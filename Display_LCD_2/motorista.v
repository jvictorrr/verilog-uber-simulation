==> flow/design.v <==
module motorista(M0,M1,M2,M3,M4,M5,M6,M7,M8,M9,M10,M11,M12,M13,M14,M15,
C0,C1,C2,C3,C4,C5,C6,C7,C8,C9,C10,C11,C12,C13,C14,C15,clk,
N1,N2,N3,N4,L1,L2,L3,
inicio,fim,acende_verde,acende_vermelho,pedido,liga_LED);
input clk;
input[7:0] inicio,fim;
output reg [7:0]acende_verde;
output reg[17:0] acende_vermelho ;
input pedido;
output reg [8:0]liga_LED;
output reg [7:0] M0,M1,M2,M3,M4,M5,M6,M7,M8,M9,M10,M11,M12,M13,M14,M15,
C0,C1,C2,C3,C4,C5,C6,C7,C8,C9,C10,C11,C12,C13,C14,C15;
output reg [6:0] N1,N2,N3,N4,L1,L2,L3;
always@(posedge clk)
begin 
if (pedido==0)
liga_LED= 9'b 100101011;
else
begin
	case({inicio})
	1:
	begin
	liga_LED= 9'b000100000;
	M0 = 8'h4a; 
	M1 = 8'h6f; 
	M2 = 8'h61; 
	M3 = 8'h6f; 
	M4 = 8'h20; 
	M5 = 8'h52; 
	M6 = 8'h6f; 
	M7 = 8'h64; 
	M8 = 8'h72; 
	M9 = 8'h69; 
	M10 = 8'h67; 
	M11 = 8'h75; 
	M12 = 8'h65; 
	M13 = 8'h73; 
	M14 = 8'h20; 
	M15 = 8'h20; 
	C0 = 8'h46;  
	C1 = 8'h69;  
	C2 = 8'h61;  
	C3 = 8'h74;  
	C4 = 8'h2d;  
	C5 = 8'h55;  
	C6 = 8'h6e;  
	C7 = 8'h6f;  
	C9 = 8'h20; 
	C10 = 8'h20; 
	C11 = 8'h20; 
	C12 = 8'h20; 
	C13 = 8'h20; 
	C14 = 8'h20; 
	C15 = 8'h20; 
	N1 = ~7'b1011011; 
	N2 = ~7'b1100110; 
	N3 = ~7'b1011011; 
	N4 = ~7'b1100110; 
	L1 = ~7'b0111110; 
	L2 = ~7'b00000110; 
	L3 = ~7'b1110111; 
	end
	2:
	begin
	liga_LED= 9'b000100000;
	M0 = 8'h4a; 
	M1 = 8'h6f; 
	M2 = 8'h61; 
	M3 = 8'h6f; 
	M4 = 8'h20; 
	M5 = 8'h52; 
	M6 = 8'h6f; 
	M7 = 8'h64; 
	M8 = 8'h72; 
	M9 = 8'h69; 
	M10 = 8'h67; 
	M11 = 8'h75; 
	M12 = 8'h65; 
	M13 = 8'h73; 
	M14 = 8'h20; 
	M15 = 8'h20; 
	C0 = 8'h46;  
	C1 = 8'h69;  
	C2 = 8'h61;  
	C3 = 8'h74;  
	C4 = 8'h2d;  
	C5 = 8'h55;  
	C6 = 8'h6e;  
	C7 = 8'h6f;  
	C9 = 8'h20;  
	C10 = 8'h20;  
	C11 = 8'h20;  
	C12 = 8'h20;  
	C13 = 8'h20;  
	C14 = 8'h20;  
	C15 = 8'h20;  
	N1 = ~7'b1011011; 
	N2 = ~7'b1100110; 
	N3 = ~7'b1011011; 
	N4 = ~7'b1100110; 
	L1 = ~7'b0111110; 
	L2 = ~7'b00000110; 
	L3 = ~7'b1110111; 
	end
	4:
	begin 
	liga_LED=  9'b100000000;
	M0 = 8'h4d;  
	M1 = 8'h61;  
	M2 = 8'h74;  
	M3 = 8'h68;  
	M4 = 8'h65;  
	M5 = 8'h75;  
	M6 = 8'h73;  
	M7 = 8'h20;  
	M8 = 8'h43;  
	M9 = 8'h61;  
	M10 = 8'h72;  
	M11 = 8'h64;  
	M12 = 8'h6f;  
	M13 = 8'h73;  
	M14 = 8'h6f;  
	M15 = 8'h20;  
	C0 = 8'h46;  
	C1 = 8'h69;  
	C2 = 8'h61;  
	C3 = 8'h74;  
	C4 = 8'h2d;  
	C5 = 8'h50; 
	C6 = 8'h61; 
	C7 = 8'h6c; 
	C8 = 8'h69; 
	C9 = 8'h6f; 
	C10 = 8'h20; 
	C11 = 8'h20; 
	C12 = 8'h20; 
	C13 = 8'h20; 
	C14 = 8'h20; 
	C15 = 8'h20; 
	N1 = ~7'b1011011; 
	N2 = ~7'b1100110; 
	N3 = ~7'b1011011; 
	N4 = ~7'b1100110; 
	L1 = ~7'b0111110; 
	L2 = ~7'b00000110; 
	L3 = ~7'b1110111; 
	end
	8: 
	begin
	liga_LED=  9'b100000000;
	M0 = 8'h4d;  
	M1 = 8'h61;  
	M2 = 8'h74;  
	M3 = 8'h68;  
	M4 = 8'h65;  
	M5 = 8'h75;  
	M6 = 8'h73;  
	M7 = 8'h20;  
	M8 = 8'h43;  
	M9 = 8'h61;  
	M10 = 8'h72;  
	M11 = 8'h64;  
	M12 = 8'h6f;  
	M13 = 8'h73;  
	M14 = 8'h6f;  
	M15 = 8'h20;  
	C0 = 8'h46;  
	C1 = 8'h69;  
	C2 = 8'h61;  
	C3 = 8'h74;  
	C4 = 8'h2d;  
	C5 = 8'h50;  
	C6 = 8'h61;  
	C7 = 8'h6c;  
	C8 = 8'h69;  
	C9 = 8'h6f;  
	C10 = 8'h20;  
	C11 = 8'h20;  
	C12 = 8'h20;  
	C13 = 8'h20;  
	C14 = 8'h20;  
	C15 = 8'h20;  
	N1 = ~7'b1100110; 
	N2 = ~7'b1001111; 
	N3 = ~7'b1001111; 
	N4 = ~7'b1100110; 
	L1 = ~7'b1110001; 
	L2 = ~7'b1101101; 
	L3 = ~7'b1110001; 
	end
   	16:
	begin
	liga_LED= 9'b000000010;
	M0 = 8'h50; 
	M1 = 8'h65; 
	M2 = 8'h64; 
	M3 = 8'h72; 
	M4 = 8'h6f; 
	M5 = 8'h20; 
	M6 = 8'h48; 
	M7 = 8'h65; 
	M8 = 8'h6e; 
	M9 = 8'h72; 
	M10 = 8'h69; 
	M11 = 8'h71; 
	M12 = 8'h75; 
	M13 = 8'h65; 
	M14 = 8'h20; 
	M15 = 8'h20; 
	C0 = 8'h56;  
	C1 = 8'h6f;  
	C2 = 8'h6c;  
	C3 = 8'h6b;  
	C4 = 8'h73;  
	C5 = 8'h77;  
	C6 = 8'h61;  
	C7 = 8'h67;  
	C9 = 8'h65;  
	C10 = 8'h6e;  
	C11 = 8'h2d;  
	C12 = 8'h47;  
	C13 = 8'h6f;  
	C14 = 8'h6c;  
	C15 = 8'h20;  
	N1 = ~7'b1001111; 
	N2 = ~7'b1001111; 
	N3 = ~7'b1001111; 
	N4 = ~7'b1100110; 
	L1 = ~7'b1110001; 
	L2 = ~7'b1110001; 
	L3 = ~7'b1101101; 
	end
	32:
	begin
	liga_LED= 9'b000000010;
	M0 = 8'h50; 
	M1 = 8'h65; 
	M2 = 8'h64; 
	M3 = 8'h72; 
	M4 = 8'h6f; 
	M5 = 8'h20; 
	M6 = 8'h48; 
	M7 = 8'h65; 
	M8 = 8'h6e; 
	M9 = 8'h72; 
	M10 = 8'h69; 
	M11 = 8'h71; 
	M12 = 8'h75; 
	M13 = 8'h65; 
	M14 = 8'h20; 
	M15 = 8'h20; 
	C0 = 8'h56;  
	C1 = 8'h6f;  
	C2 = 8'h6c;  
	C3 = 8'h6b;  
	C4 = 8'h73;  
	C5 = 8'h77;  
	C6 = 8'h61;  
	C7 = 8'h67;  
	C9 = 8'h65;  
	C10 = 8'h6e;  
	C11 = 8'h2d;  
	C12 = 8'h47;  
	C13 = 8'h6f;  
	C14 = 8'h6c;  
	C15 = 8'h20;  
	N1 = ~7'b1001111; 
	N2 = ~7'b1001111; 
	N3 = ~7'b1001111; 
	N4 = ~7'b1100110; 
	L1 = ~7'b1110001; 
	L2 = ~7'b1110001; 
	L3 = ~7'b1101101; 
	end
	64:
	begin
	liga_LED= 9'b000001000;
	M0 = 8'h4c; 
	M1 = 8'h75; 
	M2 = 8'h6c; 
	M3 = 8'h61; 
	M4 = 8'h20; 
	M5 = 8'h53; 
	M6 = 8'h69; 
	M7 = 8'h6c; 
	M8 = 8'h76; 
	M9 = 8'h61; 
	M10 = 8'h20; 
	M11 = 8'h20; 
	M12 = 8'h20; 
	M13 = 8'h20; 
	M14 = 8'h20; 
	M15 = 8'h20; 
	C0 = 8'h52; 
	C1 = 8'h65; 
	C2 = 8'h6e; 
	C3 = 8'h61; 
	C4 = 8'h75; 
	C5 = 8'h6c; 
	C6 = 8'h74; 
	C7 = 8'h2d; 
	C8 = 8'h4b; 
	C9 = 8'h77; 
	C10 = 8'h69; 
	C11 = 8'h64; 
	C12 = 8'h20; 
	C13 = 8'h20; 
	C14 = 8'h20; 
	C15 = 8'h20; 
	N1 = ~7'b1001111; 
	N2 = ~7'b1101101; 
	N3 = ~7'b1001111; 
	N4 = ~7'b1101101; 
	L1 = ~7'b0111110; 
	L2 = ~7'b1110001; 
	L3 = ~7'b1101101; 
	end
  	128:
  	begin
  	liga_LED= 9'b000000001;
	M0 = 8'h50; 
	M1 = 8'h79; 
	M2 = 8'h65; 
	M3 = 8'h74; 
	M4 = 8'h72; 
	M5 = 8'h61; 
	M6 = 8'h22; 
	M7 = 8'h46; 
	M8 = 8'h65; 
	M9 = 8'h69; 
	M10 = 8'h74; 
	M11 = 8'h6f; 
	M12 = 8'h73; 
	M13 = 8'h61; 
	M14 = 8'h20; 
	M15 = 8'h20; 
	C0 = 8'h4a; 
	C1 = 8'h65; 
	C2 = 8'h65; 
	C3 = 8'h70; 
	C4 = 8'h2d; 
	C5 = 8'h52; 
	C6 = 8'h65; 
	C7 = 8'h6e; 
	C8 = 8'h65; 
	C9 = 8'h67; 
	C10 = 8'h61; 
	C11 = 8'h64; 
	C12 = 8'h65; 
	C13 = 8'h20; 
	C14 = 8'h20; 
	C15 = 8'h20; 
	N1 = ~7'b1001111; 
	N2 = ~7'b1101101; 
	N3 = ~7'b1001111; 
	N4 = ~7'b1101101; 
	L1 = ~7'b0111110; 
	L2 = ~7'b1110001; 
	L3 = ~7'b1101101; 
  	end
	256:
	begin
	liga_LED= 9'b000000001;
	M0 = 8'h50; 
	M1 = 8'h79; 
	M2 = 8'h65; 
	M3 = 8'h74; 
	M4 = 8'h72; 
	M5 = 8'h61; 
	M6 = 8'h22; 
	M7 = 8'h46; 
	M8 = 8'h65; 
	M9 = 8'h69; 
	M10 = 8'h74; 
	M11 = 8'h6f; 
	M12 = 8'h73; 
	M13 = 8'h61; 
	M14 = 8'h20; 
	M15 = 8'h20; 
	C0 = 8'h4a; 
	C1 = 8'h65; 
	C2 = 8'h65; 
	C3 = 8'h70; 
	C4 = 8'h2d; 
	C5 = 8'h52; 
	C6 = 8'h65; 
	C7 = 8'h6e; 
	C8 = 8'h65; 
	C9 = 8'h67; 
	C10 = 8'h61; 
	C11 = 8'h64; 
	C12 = 8'h65; 
	C13 = 8'h20; 
	C14 = 8'h20; 
	C15 = 8'h20; 
	N1 = ~7'b1001111; 
	N2 = ~7'b1101101; 
	N3 = ~7'b1001111; 
	N4 = ~7'b1101101; 
	L1 = ~7'b0111110; 
	L2 = ~7'b1110001; 
	L3 = ~7'b1101101; 
	end
  	default: liga_LED= 9'b 100100010;
  	endcase
	end
end
endmodule
# --- From RTL to reports: motorista ---
# Tool output for the design above, in the order of the flow.
# Line numbers count from 1 in the design file above.
# Operators: Yosys type, input widths -> output width; for muxes data width and select width s.
# Cell names lack the library's common part.
inputs:
  design: "motorista"
  clock_port: "clk"
  lib: "sky130hd"
  corner: "tt_025C_1v80"

# --- Elaborated design ---
# Counts by Yosys on the flattened word-level netlist (proc, flatten, opt, wreduce; memories kept). Register bits leave out memories and registers merged into their read ports (data or address). Print and check cells are left out. Cells with the same type and inputs are merged into one.
classes:
  eq_ne: 8
  reduce_and_logical: 54
  mux: 38
op_table:
  columns: ["op", "n"]
  rows:
  - ["$pmux 8 s5", 13]
  - ["$pmux 8 s4", 8]
  - ["$pmux 8 s3", 6]
  - ["$pmux 7 s3", 4]
  - ["$pmux 8 s2", 3]
  - ["$pmux 9 s5", 1]
  - ["$pmux 7 s2", 3]
  - ["$reduce_and 2->1", 17]
  - ["$reduce_bool 3->1", 7]
  - ["$reduce_or 5->1", 4]
  - ["$reduce_or 3->1", 6]
  - ["$reduce_or 6->1", 3]
  - ["$reduce_bool 4->1", 4]
  - ["$reduce_or 4->1", 3]
  - ["$reduce_bool 2->1", 5]
  - ["$reduce_or 2->1", 4]
  - ["$eq 8x1->1 const B", 1]
  - ["$eq 8x2->1 const B", 1]
  - ["$eq 8x3->1 const B", 1]
  - ["$eq 8x4->1 const B", 1]
  - ["$eq 8x5->1 const B", 1]
  - ["$eq 8x6->1 const B", 1]
  - ["$eq 8x7->1 const B", 1]
  - ["$eq 8x8->1 const B", 1]
  - ["$reduce_bool 5->1", 1]
word_totals:
  output_inout_bits: 340
  regBits: 298

# --- Logic depth ---
# Longest topological path by Yosys (ltp), each cell counted once; first at word level (registers and memories cut), then after technology mapping (sequential cells cut; the memories' decode and read muxes count).
logic_depth:
  ltp_word: 4
  abc_area: 0
  depth_mapped: 7
  ltp_nobuf: 4

# --- Mapped cells and area ---
# Source: synth_stat.txt of the flow (Yosys; design flattened, memories mapped). It holds for the ABC_AREA given above (unset counts as 0); a run with the other value may have another netlist.
# Totals and module areas in this step are rounded.
synth_totals:
  synth_area_um2: 5400
  seqArea_um2: 2700
  cells: 474
  ff_cells: 90
by_type:
  columns: ["cell", "n"]
  rows:
  - ["edfxtp_1", 85]
  - ["buf_4", 253]
  - ["o41a_1", 15]
  - ["dfxtp_1", 5]
  - ["inv_1", 17]
  - ["buf_6", 5]
  - ["nor2_1", 14]
  - ["nand2_1", 12]
  - ["nor3_1", 9]
  - ["nor4_4", 2]
  - ["and3_1", 6]
  - ["xor2_2", 2]
  - ["buf_2", 6]
  - ["nand3_1", 6]
  - ["and4_1", 3]
  - ["o2111a_1", 2]
  - ["nand4b_1", 2]
  - ["o2111ai_1", 2]
# Other cell types: 19; their cells: 28.

# --- Path before layout ---
# Source: OpenSTA report_checks on the synthesized netlist (no wires, ideal clock, input and output delay 20% of the period each), path of least setup slack; recovery checks are left aside. Register names are those of the netlist, which keeps one name where synthesis merged equal registers.
synth_path:
  path_kind: "input to register"
  startpoint: "input port inicio[7]"
  endpoint: "register C5[5]"
  launch_ns: 0.730
  delay_ns: 2.127
  t_required_ns: 3.263
  n_path_buf: 3
  path_slack_ns: 0.793
  clock_period_ns: 3.65
  driving_pins: 6
  t_arrival_ns: 2.470
  synth_period_reached_ns: 2.857
# "delay_ns" = arrival - input delay + setup time.
# "driving_pins" counts driving pins, that of a launching flip-flop among them; a cell with two outputs on the path counts twice.
# "synth_period_reached_ns" is the clock period less the worst setup slack; recovery checks do not enter. This is arithmetic on one report: input and output delays are still those of the set period (20% each).
# Between the ends stands the longest chain of elaborated cells between them, by number of cells; it is not shown to be the way that was timed. Of several equally long chains one is given.
# A line is the first line of the expression or statement that the cell stems from. Yosys adds cells for indexed reads and writes and turns some case tables into memories.
# At most two assigning lines are given for a register; there are more.
# The path ends at the enable pin of a flip-flop; only ways to that pin are counted.
synth_between:
  cell_sequence: "buf_4 nor4_4 and3_1 buf_2 buf_2 o41a_1"
  elab_chain_cells: 4
  cone_cells: 13
  cone_lines: 1
  cone_classes: "8 x eq/ne; 5 x reduce/logical"
synth_rtl:
  columns: ["element", "line", "source"]
  rows:
  - ["start, declared", 6, "input[7:0] inicio,fim;"]
  - ["$eq 8x2->1", 20, "case({inicio})"]
  - ["$reduce_or 2->1", null, null]
  - ["$reduce_bool 5->1", null, null]
  - ["$reduce_and 2->1", null, null]
  - ["end, assigned", 45, "C5 = 8'h55;"]
  - ["end, assigned", 87, "C5 = 8'h55;"]
  - ["end, declared", 12, "C0,C1,C2,C3,C4,C5,C6,C7,C8,C9,C10,C11,C12,C13,C14,C15;"]

# --- Timing after layout ---
# Path of least setup slack in the final report of run 1 (OpenROAD, finished layout, wires in). Where an end is a register, its clock arrival counts in the times.
layout_path:
  path_kind: "input to register"
  startpoint: "input port inicio[6]"
  endpoint: "register C0[2]"
  driving_pins: 7
  t_required_ns: 2.83
  t_arrival_ns: 2.55
  n_path_buf: 4
  clock_period_ns: 2.79
  path_slack_ns: 0.28
  launch_ns: 0.56
# Between the ends stands the longest chain of elaborated cells between them, by number of cells; it is not shown to be the way that was timed. Of several equally long chains one is given.
# At most two assigning lines are given for a register; there are more.
# The path ends at the enable pin of a flip-flop; only ways to that pin are counted.
layout_between:
  cell_sequence: "clkdlybuf4s50_1 nor4_4 buf_4 and3_1 buf_4 o41a_1 buf_4"
  elab_chain_cells: 4
  cone_cells: 12
  cone_lines: 1
  cone_classes: "8 x eq/ne; 4 x reduce/logical"
layout_rtl:
  columns: ["element", "line", "source"]
  rows:
  - ["start, declared", 6, "input[7:0] inicio,fim;"]
  - ["$eq 8x4->1", 20, "case({inicio})"]
  - ["$reduce_or 4->1", null, null]
  - ["$reduce_bool 4->1", null, null]
  - ["$reduce_and 2->1", null, null]
  - ["end, assigned", 40, "C0 = 8'h46;"]
  - ["end, assigned", 82, "C0 = 8'h46;"]
  - ["end, declared", 12, "C0,C1,C2,C3,C4,C5,C6,C7,C8,C9,C10,C11,C12,C13,C14,C15;"]

FLOW RESULTS
============

Stored flow runs of motorista (2 of them; Yosys, OpenROAD, sky130hd). They differ in their settings and are not a sequence. Constraints: input delay and output delay 20% of the set period each, output load 0.01 pF.
By "timing.worst_path_ns" is meant the share of the clock period that the worst setup path is allowed (20% is reserved at inputs, 20% at outputs), minus its slack. Clock arrival times at its registers enter into it.
Values from the reports are rounded here.

--- run 1 ---
==> flow/run.sh <==
#!/bin/bash
# the make line also repeats the synthesis and layout settings of config.mk as NAME=value (left out here)
make -C /OpenROAD-flow-scripts/flow DESIGN_CONFIG=/design/flow/config.mk WORK_HOME=/design/flow/orfs CLKGATE_MAP_FILE= finish
==> flow/config.mk <==
export PLATFORM = sky130hd
export DESIGN_NAME = motorista
export DESIGN_NICKNAME = motorista
export VERILOG_FILES = /design/flow/design.v
export SDC_FILE = /design/flow/constraint.sdc
export NUM_CORES = 4
export LEC_CHECK = 0
export ABC_AREA = 0
export CAP_MARGIN = 20
export CELL_PAD_IN_SITES_DETAIL_PLACEMENT = 2
export CORE_MARGIN = 2
export CORE_UTILIZATION = 43
export PLACE_DENSITY = 0.88
export SETUP_SLACK_MARGIN = -0.22
export SLEW_MARGIN = 20
==> flow/constraint.sdc <==
create_clock -name core_clock -period 2.79 [get_ports {clk}]
set_input_delay 0.5580 -clock core_clock [delete_from_list [all_inputs] [get_ports {clk}]]
set_output_delay 0.5580 -clock core_clock [all_outputs]
set_load 0.01 [all_outputs]

==> results, as YAML <==
results:
  ys_area_um2: 5400
  die_um2: 14000
  cell_area_final_um2: 6700
  util_pct: 54
  worst_setup_slack_ns: 0.28
  holdWs_ns: 1.2
  timing.worst_path_ns: 1.95
  worstPathKind: "input to register"

--- run 2 ---
==> flow/run.sh <==
#!/bin/bash
# the make line also repeats the synthesis and layout settings of config.mk as NAME=value (left out here)
make -C /OpenROAD-flow-scripts/flow DESIGN_CONFIG=/design/flow/config.mk WORK_HOME=/design/flow/orfs CLKGATE_MAP_FILE= finish
==> flow/config.mk <==
export PLATFORM = sky130hd
export DESIGN_NAME = motorista
export DESIGN_NICKNAME = motorista
export VERILOG_FILES = /design/flow/design.v
export SDC_FILE = /design/flow/constraint.sdc
export NUM_CORES = 4
export LEC_CHECK = 0
export CAP_MARGIN = 20
export CORE_MARGIN = 2
export CORE_UTILIZATION = 40
export SLEW_MARGIN = 20
==> flow/constraint.sdc <==
create_clock -name core_clock -period 3.51 [get_ports {clk}]
set_input_delay 0.7020 -clock core_clock [delete_from_list [all_inputs] [get_ports {clk}]]
set_output_delay 0.7020 -clock core_clock [all_outputs]
set_load 0.01 [all_outputs]

==> results, as YAML <==
results:
  ys_area_um2: 5400
  die_um2: 15000
  cell_area_final_um2: 6600
  util_pct: 50
  worst_setup_slack_ns: 0.66
  holdWs_ns: 1.1
  timing.worst_path_ns: 2.15
  worstPathKind: "input to register"
