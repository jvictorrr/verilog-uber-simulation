==> flow/design.v <==
module deslocamento(controle,clk, liga_LED,acende_verde,inicio,fim,fio,acende_verde_2);
input clk;
input[8:0] inicio,fim; 
input [7:0]acende_verde;  
input [8:0]liga_LED;  
input controle; 
output reg [8:0]fio; 
output reg[7:0]acende_verde_2; 
reg [8:0]cabo,aux;  
 always@(posedge clk)
 begin
 if(controle==0)
 begin
 fio=liga_LED;
 cabo=liga_LED;
 aux=cabo;
 acende_verde_2=acende_verde;
 end
	else
	begin 
	if(cabo !=9'b 100101011)
		begin
		if (acende_verde==8'b00000000)
			begin
			if(({fio}> {inicio}) && (acende_verde==8'b00000000))
			begin
			cabo = aux >> 1;  
			fio = cabo;
			aux=cabo;
			end
			else if({fio} <{inicio} && (acende_verde==8'b00000000))
			begin
			cabo = (aux << 1); 
			fio = cabo;
			aux=cabo;
			end
			else if({fio}=={inicio} &&(acende_verde==8'b00000000))
			begin
			acende_verde_2=~8'b00000000;  
			end
		end
	end
end
end
	endmodule
# Step by step through the tools: deslocamento

Tool output for the design above, in the order of the flow.
Line numbers count from 1 in the design file above.
Operators carry their Yosys type and port widths (W data, S select, Z words).
Not given: n/a

Top module: deslocamento
Clock: clk
Standard-cell library: sky130hd
Library corner: tt_025C_1v80

# Word-level counts

Yosys after proc, flatten, opt, wreduce and memory -nomap, before mapping. Memory bits, and registers merged into a memory's read port (data or address), are not among the register bits. Print and check cells are not counted. Equal cells are merged and count once.

Register bits after elaboration: 17
Bits of input ports: 37
Output and inout port bits: 17

$lt $le $gt $ge: 2
Equal/unequal tests: 8
Mux-type cells: 11
Reductions and logical operators: 6

Operators by type and width:

| operator             | count |
| $mux W8              | 6 |
| $mux W9              | 5 |
| $gt A9 B9 Y1         | 1 |
| $lt A9 B9 Y1         | 1 |
| $eq A9 B9 Y1         | 1 |
| $ne A9 B9 Y1 const B | 1 |
| $logic_not A8 Y1     | 1 |
| $ne A2 B1 Y1 const B | 3 |
| $reduce_and A5 Y1    | 1 |
| $ne A2 B2 Y1 const B | 2 |
| $logic_and A1 B1 Y1  | 3 |
| $ne A3 B1 Y1 const B | 1 |
| $reduce_and A3 Y1    | 1 |

# Longest topological paths

Depth = most cells in a row (Yosys ltp): at word level without a register or memory, in the mapped netlist without a sequential cell, where the memories' decode and read muxes count.

Word-level depth: 8
ABC_AREA: 0
Mapped depth: 8
Depth with buffers taken out: 7

# Synthesis result

Yosys stat after the flow's synthesis: flattened, memories mapped to cells. It holds for the ABC_AREA given above (unset counts as 0); a run with the other value may have another netlist.

Standard cells after synthesis: 118
Chip area (Yosys): 0.0012174 mm^2
Sequential part of the area: 0.0005105 mm^2
Flip-flops: 17
Buffer cells: 6

Cells by type:

| type                       | count | area in all (um^2) |
| sky130_fd_sc_hd__edfxtp_1  | 17    | 510.49 |
| sky130_fd_sc_hd__ha_1      | 9     | 112.608 |
| sky130_fd_sc_hd__o2111ai_1 | 6     | 52.55 |
| sky130_fd_sc_hd__nor2b_1   | 8     | 50.048 |
| sky130_fd_sc_hd__or2_2     | 8     | 50.048 |
| sky130_fd_sc_hd__a31oi_1   | 7     | 43.792 |
| sky130_fd_sc_hd__nand4_1   | 7     | 43.792 |
| sky130_fd_sc_hd__inv_1     | 11    | 41.29 |
| sky130_fd_sc_hd__nand3_1   | 8     | 40.038 |
| sky130_fd_sc_hd__nor4_2    | 2     | 25.024 |
| sky130_fd_sc_hd__a21oi_1   | 3     | 15.014 |
| sky130_fd_sc_hd__buf_4     | 2     | 15.014 |
| sky130_fd_sc_hd__nand2_1   | 4     | 15.014 |
| sky130_fd_sc_hd__o21a_1    | 2     | 15.014 |
| sky130_fd_sc_hd__o21ai_0   | 3     | 15.014 |
| sky130_fd_sc_hd__nand4_2   | 1     | 12.512 |
| sky130_fd_sc_hd__a41o_2    | 1     | 11.261 |
| sky130_fd_sc_hd__buf_6     | 1     | 11.261 |

Other cell types: 17; their cells: 18.

# Timing after synthesis

OpenSTA on the mapped netlist: ideal clock, no wires. The path of least setup slack (recovery checks aside). Input and output delay are each 20% of the period. Register names are those of the netlist, which keeps one name where synthesis merged equal registers.

Kind: in2reg
Start point: input port inicio[1]
End point: register cabo[0]
Clock period: 3,380 ps
External input delay: 676 ps
Time at the first pin: 676 ps
Arrival time: 2,406 ps
Data required time: 2,993 ps
Setup slack: 587 ps
Path delay: 2,117 ps
Stages: 7
Buffers on the path: 0
Synthesis period reached: 2,793 ps

"path delay" = arrival - input delay + setup time.
"stages": output pins that drive a net of the path, with the launching flip-flop's if there is one; two outputs of one cell count as two.
"synthesis period reached" = period - worst setup slack (recovery checks aside). The figure is calculated, with input and output delays left at 20% of the set period.
Between the ends stands the longest chain of elaborated cells between them, by number of cells; it is not shown to be the way that was timed. Of several equally long chains one is given.
A line is the first line of the expression or statement that the cell stems from. Yosys adds cells for indexed reads and writes and turns some case tables into memories.
At most two assigning lines are given for a register; there are more.
Only ways into the end's enable, where the timed path ends, are counted here.

Path through: sky130_fd_sc_hd__inv_1 sky130_fd_sc_hd__ha_1 sky130_fd_sc_hd__nor2b_1 sky130_fd_sc_hd__o21a_1 sky130_fd_sc_hd__o21ai_2 sky130_fd_sc_hd__a21boi_0 sky130_fd_sc_hd__o21ai_0
Cells in the longest elaborated chain: 4
Elaborated cells between the ends (all ways): 6
Classes of those cells: compare: 2; eq/ne: 1; reduce/logical: 3

Ends and longest elaborated chain, after synthesis:

| element             | line | source |
| start: declaration  | 3    | `input[8:0] inicio,fim;` |
| $gt A9 B9 Y1        | 25   | `if(({fio}> {inicio}) && (acende_verde==8'b00000000))` |
| $logic_and A1 B1 Y1 | 25   |  |
| $ne A3 B1 Y1        | n/a  |  |
| $reduce_and A3 Y1   | n/a  |  |
| end: assignment     | 27   | `cabo = aux >> 1;` |
| end: assignment     | 33   | `cabo = (aux << 1);` |
| end: declaration    | 9    | `reg [8:0]cabo,aux;` |

# Worst path after layout

From the final timing report of record 1: the path of least setup slack in the routed layout; clock arrival at registers is part of the times.
The report prints the path's times to 10 ps; the period is as set.

Kind: in2reg
Start point: input port inicio[1]
End point: register cabo[2]
Clock period: 5,660 ps
External input delay: 1,130 ps
Time at the first pin: 1,130 ps
Arrival time: 3,510 ps
Data required time: 5,630 ps
Setup slack: 2,120 ps
Stages: 9
Buffers on the path: 2

Between the ends stands the longest chain of elaborated cells between them, by number of cells; it is not shown to be the way that was timed. Of several equally long chains one is given.
At most two assigning lines are given for a register; there are more.
Only ways into the end's enable, where the timed path ends, are counted here.

Path through: sky130_fd_sc_hd__clkdlybuf4s50_1 sky130_fd_sc_hd__inv_1 sky130_fd_sc_hd__ha_1 sky130_fd_sc_hd__nor2b_1 sky130_fd_sc_hd__o21a_1 sky130_fd_sc_hd__o21ai_2 sky130_fd_sc_hd__a21boi_0 sky130_fd_sc_hd__o21ai_0 sky130_fd_sc_hd__buf_4
Cells in the longest elaborated chain: 4
Elaborated cells between the ends (all ways): 6
Classes of those cells: compare: 2; eq/ne: 1; reduce/logical: 3

Ends and longest elaborated chain, post-layout:

| element             | line | source |
| start: declaration  | 3    | `input[8:0] inicio,fim;` |
| $gt A9 B9 Y1        | 25   | `if(({fio}> {inicio}) && (acende_verde==8'b00000000))` |
| $logic_and A1 B1 Y1 | 25   |  |
| $ne A3 B1 Y1        | n/a  |  |
| $reduce_and A3 Y1   | n/a  |  |
| end: assignment     | 27   | `cabo = aux >> 1;` |
| end: assignment     | 33   | `cabo = (aux << 1);` |
| end: declaration    | 9    | `reg [8:0]cabo,aux;` |

Appendix: measured runs

Top module deslocamento; platform sky130hd; tools Yosys and OpenROAD; 2 stored runs in no particular order. Input and output delays are each 20% of the period that was set; the output load is 0.01 pF.
"time of the worst setup path" is the time allowed to the run's worst setup path (the clock period less input and output delay, where it has them) less its slack. Clock arrival times count: a late capture clock shortens it, a late launch clock lengthens it.
"time of the worst setup path" is given in steps of 10 ps.

## Record 1

==> flow/run.sh <==
#!/bin/bash
# the make line also repeats the synthesis and layout settings of config.mk as NAME=value (left out here)
make -C /OpenROAD-flow-scripts/flow DESIGN_CONFIG=/design/flow/config.mk WORK_HOME=/design/flow/orfs CLKGATE_MAP_FILE= finish
==> flow/config.mk <==
export PLATFORM = sky130hd
export DESIGN_NAME = deslocamento
export DESIGN_NICKNAME = deslocamento
export VERILOG_FILES = /design/flow/design.v
export SDC_FILE = /design/flow/constraint.sdc
export NUM_CORES = 4
export LEC_CHECK = 0
export CAP_MARGIN = 5
export CORE_ASPECT_RATIO = 0.71
export CORE_MARGIN = 2
export CORE_UTILIZATION = 18
export GPL_TIMING_DRIVEN = 1
export HOLD_SLACK_MARGIN = 0.13
export MAX_ROUTING_LAYER = met4
export MIN_ROUTING_LAYER = met2
export PLACE_DENSITY = 0.55
export SLEW_MARGIN = 20
==> flow/constraint.sdc <==
create_clock -name core_clock -period 5.66 [get_ports {clk}]
set_input_delay 1.1320 -clock core_clock [delete_from_list [all_inputs] [get_ports {clk}]]
set_output_delay 1.1320 -clock core_clock [all_outputs]
set_load 0.01 [all_outputs]

| result of record 1 | value |
|---|---|
| setup total negative slack | 0 ps |
| final worst hold slack | 687 ps |
| Yosys chip area after synthesis | 0.0012174 mm^2 |
| time of the worst setup path | 2,410 ps |
| kind of the worst setup path | in2reg |
| die footprint | 0.0074468 mm^2 |
| worst setup slack after layout | 2,118 ps |
| utilization after routing | 27.2% |

## Record 2

==> flow/run.sh <==
#!/bin/bash
# the make line also repeats the synthesis and layout settings of config.mk as NAME=value (left out here)
make -C /OpenROAD-flow-scripts/flow DESIGN_CONFIG=/design/flow/config.mk WORK_HOME=/design/flow/orfs CLKGATE_MAP_FILE= finish
==> flow/config.mk <==
export PLATFORM = sky130hd
export DESIGN_NAME = deslocamento
export DESIGN_NICKNAME = deslocamento
export VERILOG_FILES = /design/flow/design.v
export SDC_FILE = /design/flow/constraint.sdc
export NUM_CORES = 4
export LEC_CHECK = 0
export ABC_AREA = 0
export CAP_MARGIN = 20
export CELL_PAD_IN_SITES_DETAIL_PLACEMENT = 1
export CORE_MARGIN = 2
export CORE_UTILIZATION = 64
export CTS_CLUSTER_SIZE = 19
export GPL_ROUTABILITY_DRIVEN = 0
export PLACE_DENSITY = 0.51
export SETUP_SLACK_MARGIN = 0.35
export SLEW_MARGIN = 25
export TNS_END_PERCENT = 25
==> flow/constraint.sdc <==
create_clock -name core_clock -period 1.83 [get_ports {clk}]
set_input_delay 0.3660 -clock core_clock [delete_from_list [all_inputs] [get_ports {clk}]]
set_output_delay 0.3660 -clock core_clock [all_outputs]
set_load 0.01 [all_outputs]

Record 2: incomplete, placement halted on GPL-0301
