==> flow/design.v <==
module set_Local(P6,P7,P8,P9,P10,P11,P12,P13,P14,P15,S8,S9,S10,S11,S12,S13,S14,S15,DECIDE,CLK,CLR,I,fim,inicio);
input DECIDE; 
input CLK, CLR;
input [8:0]I;
output reg [8:0]fim; 
output reg [8:0]inicio;  
output reg[7:0] P6,P7,P8,P9,P10,P11,P12,P13,P14,
P15,S8,S9,S10,S11,S12,S13,S14,S15 ; 
	always @(posedge CLK or posedge CLR)
	begin 	
		if (CLR)
			begin
				P6 = 8'h20;   
				P7 = 8'h20;
				P8 = 8'h20;
				P9 = 8'h20;
				P10 = 8'h20;
				P11 = 8'h20;
				P12 = 8'h20;
				P13 = 8'h20;
				P14 = 8'h20;
				P15 = 8'h20;
				S8 = 8'h20;
				S9 = 8'h20;
				S10 = 8'h20;
				S11 = 8'h20;
				S12 = 8'h20;
				S13 = 8'h20;
				S14 = 8'h20;
				S15 = 8'h20;
			end 
		else if(DECIDE==0)
			begin
			inicio={I};
			case({I})
			1: begin
			P6 = 8'h50; 
			P7 = 8'h72; 
			P8 = 8'h61; 
			P9 = 8'h74; 
			P10 = 8'h61; 
			P11 = 8'h20; 
			P12 = 8'h20; 
			P13 = 8'h20; 
			P14 = 8'h20; 
			P15 = 8'h20; 
			end
			2:
			begin
			P6 = 8'h43; 
			P7 = 8'h65; 
			P8 = 8'h6e; 
			P6 = 8'h47; 
			P7 = 8'h6c; 
			P8 = 8'h6f; 
			P9 = 8'h72; 
			P10 = 8'h69; 
			P11 = 8'h61; 
			P12 = 8'h20; 
			P13 = 8'h20; 
			P14 = 8'h20; 
			P15 = 8'h20; 
			end
			4: 
			begin
			P6 = 8'h55; 
			P7 = 8'h46; 
			P8 = 8'h43; 
			P9 = 8'h47; 
			P10 = 8'h20; 
			P11 = 8'h20; 
			P12 = 8'h20; 
			P13 = 8'h20; 
			P14 = 8'h20; 
			P15 = 8'h20; 
			end
			8:
			begin
			P6 = 8'h43; 
			P7 = 8'h61; 
			P8 = 8'h74; 
			P9 = 8'h6f; 
			P10 = 8'h6c; 
			P11 = 8'h65; 
			P12 = 8'h20; 
			P13 = 8'h20; 
			P14 = 8'h20; 
			P15 = 8'h20; 
			end
			16:
			begin
			P6 = 8'h47; 
			P7 = 8'h6c; 
			P8 = 8'h6f; 
			P9 = 8'h72; 
			P10 = 8'h69; 
			P11 = 8'h61; 
			P12 = 8'h20; 
			P13 = 8'h20; 
			P14 = 8'h20; 
			P15 = 8'h20; 
			end
			32:
			begin
			P6 = 8'h4d; 
			P7 = 8'h69; 
			P8 = 8'h72; 
			P9 = 8'h61; 
			P10 = 8'h6e; 
			P11 = 8'h74; 
			P12 = 8'h65; 
			P13 = 8'h20; 
			P14 = 8'h20; 
			P15 = 8'h20; 
			end
			64:
			begin
			P6 = 8'h43; 
			P7 = 8'h75; 
			P8 = 8'h69; 
			P9 = 8'h74; 
			P10 = 8'h65; 
			P11 = 8'h73; 
			P12 = 8'h20; 
			P13 = 8'h20; 
			P14 = 8'h20; 
			P15 = 8'h20; 
			end
			128:
			begin
			P6 = 8'h54; 
			P7 = 8'h61; 
			P8 = 8'h6d; 
			P9 = 8'h62; 
			P10 = 8'h6f; 
			P11 = 8'h72; 
			P12 = 8'h20; 
			P13 = 8'h20; 
			P14 = 8'h20; 
			P15 = 8'h20; 
			end
			endcase
			end
		else if(DECIDE==1)
			begin
			fim={I};
			case({I})
			1:
			begin
			S8 = 8'h50; 
			S9 = 8'h72; 
			S10 = 8'h61; 
			S11 = 8'h74; 
			S12 = 8'h61; 
			S13 = 8'h20; 
			S14 = 8'h20; 
			S15 = 8'h20; 
			end
			2:
			begin
			S8 = 8'h43; 
			S9 = 8'h65; 
			S10 = 8'h6e; 
			S11 = 8'h74; 
			S12 = 8'h72; 
			S13 = 8'h6f; 
			S14 = 8'h20; 
			S15 = 8'h20; 
			end
			4: 
			begin
			S8 = 8'h55; 
			S9 = 8'h46; 
			S10 = 8'h43; 
			S11 = 8'h47; 
			S12 = 8'h20; 
			S13 = 8'h20; 
			S14 = 8'h20; 
			S15 = 8'h20; 
			end
			8:
			begin
			S8 = 8'h43; 
			S9 = 8'h61; 
			S10 = 8'h74; 
			S11 = 8'h6f; 
			S12 = 8'h6c; 
			S13 = 8'h65; 
			S14 = 8'h22; 
			S15 = 8'h22; 
			end
			16:
			begin
			S8 = 8'h47; 
			S9 = 8'h6c; 
			S10 = 8'h6f; 
			S11 = 8'h72; 
			S12 = 8'h69; 
			S13 = 8'h61; 
			S14 = 8'h20; 
			S15 = 8'h20; 
			end
			32:
			begin
			S8 = 8'h4d; 
			S9 = 8'h69; 
			S10 = 8'h72; 
			S11 = 8'h61; 
			S12 = 8'h6e; 
			S13 = 8'h74; 
			S14 = 8'h65; 
			S15 = 8'h20; 
			end
			64:
			begin
			S8 = 8'h43; 
			S9 = 8'h75; 
			S10 = 8'h69; 
			S11 = 8'h74; 
			S12 = 8'h65; 
			S13 = 8'h73; 
			S14 = 8'h20; 
			S15 = 8'h20; 
			end
			128:
			begin
			S8 = 8'h54; 
			S9 = 8'h61; 
			S10 = 8'h6d; 
			S11 = 8'h62; 
			S12 = 8'h6f; 
			S13 = 8'h72; 
			S14 = 8'h20; 
			S15 = 8'h20; 
			end
			endcase
			end
	end 
	endmodule
; ---- From RTL to reports: set_Local
; The steps from the RTL of set_Local to its reports follow in flow order.
; Line numbers count from 1 in the design file above.
; Operators: Yosys type, input widths -> output width; for muxes data width and select width s.
; Cell names lack the library's common part.
; The mark -- stands for no value.
[setup]
design = set_Local
clk_port = CLK
library = sky130hd
lib_corner = tt_025C_1v80

; ---- Word level
; Counts by Yosys on the flattened word-level netlist (proc, flatten, opt, wreduce; memories kept). Register bits leave out memories and registers merged into their read ports (data or address). Print and check cells are left out. Cells with the same type and inputs are merged into one.
[word_totals]
regBits = 138
in_bits = 12
out_inout_bits = 162
[classes]
equal = 8
muxes = 15
n_logic = 2
reduce_logical = 38
[op_table]
columns = operator, count
row1 = $pmux 8 s6, 6
row2 = $pmux 8 s7, 4
row3 = $pmux 8 s8, 2
row4 = $reduce_bool 6->1, 6
row5 = $pmux 8 s2, 2
row6 = $reduce_and 2->1, 15
row7 = $pmux 8 s3, 1
row8 = $reduce_bool 7->1, 3
row9 = $reduce_or 7->1, 2
row10 = $reduce_or 2->1, 5
row11 = $eq 9x1->1 const B, 1
row12 = $eq 9x2->1 const B, 1
row13 = $eq 9x3->1 const B, 1
row14 = $eq 9x4->1 const B, 1
row15 = $eq 9x5->1 const B, 1
row16 = $eq 9x6->1 const B, 1
row17 = $eq 9x7->1 const B, 1
row18 = $eq 9x8->1 const B, 1
row19 = $reduce_bool 8->1, 1
row20 = $reduce_or 3->1, 2
row21 = $reduce_or 6->1, 1
row22 = $reduce_bool 2->1, 2
row23 = $reduce_bool 3->1, 1
row24 = $not 1->1, 2

; ---- Logic depth
; Longest topological path by Yosys (ltp), each cell counted once; first at word level (registers and memories cut), then after technology mapping (sequential cells cut; the memories' decode and read muxes count).
[depth]
depth_word = 4
ABC_AREA = 0
mapped_depth = 9

; ---- After synthesis
; Yosys stat after the flow's synthesis: flattened, memories mapped to cells. It holds for the ABC_AREA given above (unset counts as 0); a run with the other value may have another netlist.
; The area totals of this step are shown rounded.
[mapped]
cells = 393
synth_area_um2 = 4770
seqArea_um2 = 2600
flip_flops = 100
[by_type]
columns = cell, count, type_area_um2
row1 = dfrtp_1, 74, 1.85E+03
row2 = edfxtp_1, 18, 540.518
row3 = buf_4, 62, 465.446
row4 = dfstp_2, 8, 210.202
row5 = mux2_2, 12, 135.13
row6 = mux2_4, 9, 135.13
row7 = mux2_1, 11, 123.869
row8 = o21ai_0, 17, 85.082
row9 = a21o_1, 11, 82.579
row10 = xnor2_1, 8, 70.067
row11 = nand2b_1, 11, 68.816
row12 = o21a_1, 9, 67.565
row13 = clkbuf_1, 13, 48.797
row14 = buf_6, 4, 45.043
row15 = nor2_1, 12, 45.043
row16 = o22a_1, 5, 43.792
row17 = nand2_1, 11, 41.29
row18 = o32a_1, 4, 40.038
; Other cell types: 40; their cells: 94.

; ---- Path before layout
; OpenSTA on the mapped netlist: ideal clock, no wires. The path of least setup slack (recovery checks aside). Input and output delay are each 20% of the period. Register names are those of the netlist, which keeps one name where synthesis merged equal registers.
[synth_path]
kind = input -> register
startpoint = in I[2]
endpoint = reg P10[0]
clock_period_ps = 4810
in_delay_ps = 962
launch_ps = 962
t_arrival_ps = 3273
path_slack_ps = 1412
delay_ps = 2436
stages = 9
path_buffers = 4
synth_period_reached_ps = 3398
; "delay_ps" = arrival - input delay + setup time.
; "stages": output pins that drive a net of the path, with the launching flip-flop's if there is one; two outputs of one cell count as two.
; "synth_period_reached_ps" is the clock period less the worst setup slack; recovery checks do not enter. This is arithmetic on one report: input and output delays are still those of the set period (20% each).
; The rows between start and end are the longest chain of elaborated cells between them; the timing report does not say that the signal goes this way. Where chains are equally long, one stands for them.
; Each line given opens the expression or statement behind the cell; cells for indexed reads and writes are added by Yosys, which also makes memories of some case tables.
; A register here has more assigning lines than the two given.
[synth_via]
cell_sequence = or4_1 -> buf_2 -> or4_4 -> buf_6 -> and2_1 -> buf_2 -> a21oi_4 -> buf_12 -> mux2_4
elab_chain_len = 4
[synth_lines]
columns = item, line_no
row1 = from (decl), 4  ; input [8:0]I;
row2 = $eq 9x5->1, 35  ; case({I})
row3 = $reduce_or 2->1, --
row4 = $reduce_bool 7->1, --
row5 = $reduce_and 2->1, --
row6 = to (assign), 17  ; P10 = 8'h20;
row7 = to (assign), 41  ; P10 = 8'h61;
row8 = to (decl), 7  ; output reg[7:0] P6,P7,P8,P9,P10,P11,P12,P13,P14,

; ---- Worst path after layout
; Path of least setup slack in the final report of run 1 (OpenROAD, finished layout, wires in). Where an end is a register, its clock arrival counts in the times.
; The path's times are printed in steps of 10 ps; the period is the one set.
[layout_path]
kind = input -> register
startpoint = in I[2]
endpoint = reg P7[4]
clock_period_ps = 3140
in_delay_ps = 630
launch_ps = 630
t_arrival_ps = 3210
path_slack_ps = 180
stages = 7
path_buffers = 2
; The rows between start and end are the longest chain of elaborated cells between them; the timing report does not say that the signal goes this way. Where chains are equally long, one stands for them.
; A register here has more assigning lines than the two given.
[layout_via]
cell_sequence = clkdlybuf4s50_1 -> or4_1 -> or4_4 -> and2_1 -> a21oi_4 -> buf_12 -> mux2_2
elab_chain_len = 4
[layout_lines]
columns = item, line_no
row1 = from (decl), 4  ; input [8:0]I;
row2 = $eq 9x8->1, 35  ; case({I})
row3 = $reduce_or 2->1, --
row4 = $reduce_bool 6->1, --
row5 = $reduce_and 2->1, --
row6 = to (assign), 38  ; P7 = 8'h72;
row7 = to (assign), 51  ; P7 = 8'h65;
row8 = to (decl), 7  ; output reg[7:0] P6,P7,P8,P9,P10,P11,P12,P13,P14,

Subject: set_Local on sky130hd, stored results

Hello all,

Top module set_Local; platform sky130hd; tools Yosys and OpenROAD; 2 stored runs in no particular order. Input and output delays are each 20% of the period that was set; the output load is 0.01 pF.
"timing.achieved_period_ps": clock period set for the run, less the worst setup slack. It is reckoned from that one timing run; input and output delays stay at 20% of the period that was set.
"worst_setup_path_time_ps": the worst setup path's part of the clock period (all of it between registers, 20% less for each end at a port) less its slack. A launch clock that arrives late makes it longer, a capture clock that arrives late makes it shorter.
"worst_setup_path_time_ps" is given in steps of 10 ps.
The measured numbers are rounded.

# run 1
==> flow/run.sh <==
#!/bin/bash
# the make line also repeats the synthesis and layout settings of config.mk as NAME=value (left out here)
make -C /OpenROAD-flow-scripts/flow DESIGN_CONFIG=/design/flow/config.mk WORK_HOME=/design/flow/orfs CLKGATE_MAP_FILE= finish
==> flow/config.mk <==
export PLATFORM = sky130hd
export DESIGN_NAME = set_Local
export DESIGN_NICKNAME = set_Local
export VERILOG_FILES = /design/flow/design.v
export SDC_FILE = /design/flow/constraint.sdc
export NUM_CORES = 4
export LEC_CHECK = 0
export CAP_MARGIN = 25
export CORE_MARGIN = 2
export CORE_UTILIZATION = 63
export CTS_CLUSTER_DIAMETER = 175
export CTS_CLUSTER_SIZE = 64
export GPL_ROUTABILITY_DRIVEN = 1
export HOLD_SLACK_MARGIN = 0.25
export PLACE_DENSITY_LB_ADDON = 0.05
export SETUP_SLACK_MARGIN = 0.06
export SLEW_MARGIN = 20
export TNS_END_PERCENT = 40
==> flow/constraint.sdc <==
create_clock -name core_clock -period 3.14 [get_ports {CLK}]
set_input_delay 0.6280 -clock core_clock [delete_from_list [all_inputs] [get_ports {CLK}]]
set_output_delay 0.6280 -clock core_clock [all_outputs]
set_load 0.01 [all_outputs]

==> run 1: results <==
timing.achieved_period_ps=2957
final_util_pct=85.9
design_die_area_um2=8290
tns_ps=0
synthesis_area_um2=4770
timing.setup.ws_ps=183
worst_setup_path_time_ps=2330
critical_path_kind="input -> register"
cell_area_final_um2=6260

# run 2
==> flow/run.sh <==
#!/bin/bash
# the make line also repeats the synthesis and layout settings of config.mk as NAME=value (left out here)
make -C /OpenROAD-flow-scripts/flow DESIGN_CONFIG=/design/flow/config.mk WORK_HOME=/design/flow/orfs CLKGATE_MAP_FILE= finish
==> flow/config.mk <==
export PLATFORM = sky130hd
export DESIGN_NAME = set_Local
export DESIGN_NICKNAME = set_Local
export VERILOG_FILES = /design/flow/design.v
export SDC_FILE = /design/flow/constraint.sdc
export NUM_CORES = 4
export LEC_CHECK = 0
export CAP_MARGIN = 20
export CELL_PAD_IN_SITES_DETAIL_PLACEMENT = 0
export CELL_PAD_IN_SITES_GLOBAL_PLACEMENT = 2
export CORE_MARGIN = 2
export CORE_UTILIZATION = 23
export GPL_ROUTABILITY_DRIVEN = 1
export SETUP_SLACK_MARGIN = -0.05
export SLEW_MARGIN = 30
export TNS_END_PERCENT = 75
==> flow/constraint.sdc <==
create_clock -name core_clock -period 1.97 [get_ports {CLK}]
set_input_delay 0.3940 -clock core_clock [delete_from_list [all_inputs] [get_ports {CLK}]]
set_output_delay 0.3940 -clock core_clock [all_outputs]
set_load 0.01 [all_outputs]

==> run 2: results <==
timing.achieved_period_ps=2278
final_util_pct=35.4
design_die_area_um2=21900
tns_ps=-15800
synthesis_area_um2=4770
timing.setup.ws_ps=-308
worst_setup_path_time_ps=1880
critical_path_kind="input -> register"
cell_area_final_um2=7200

Thanks
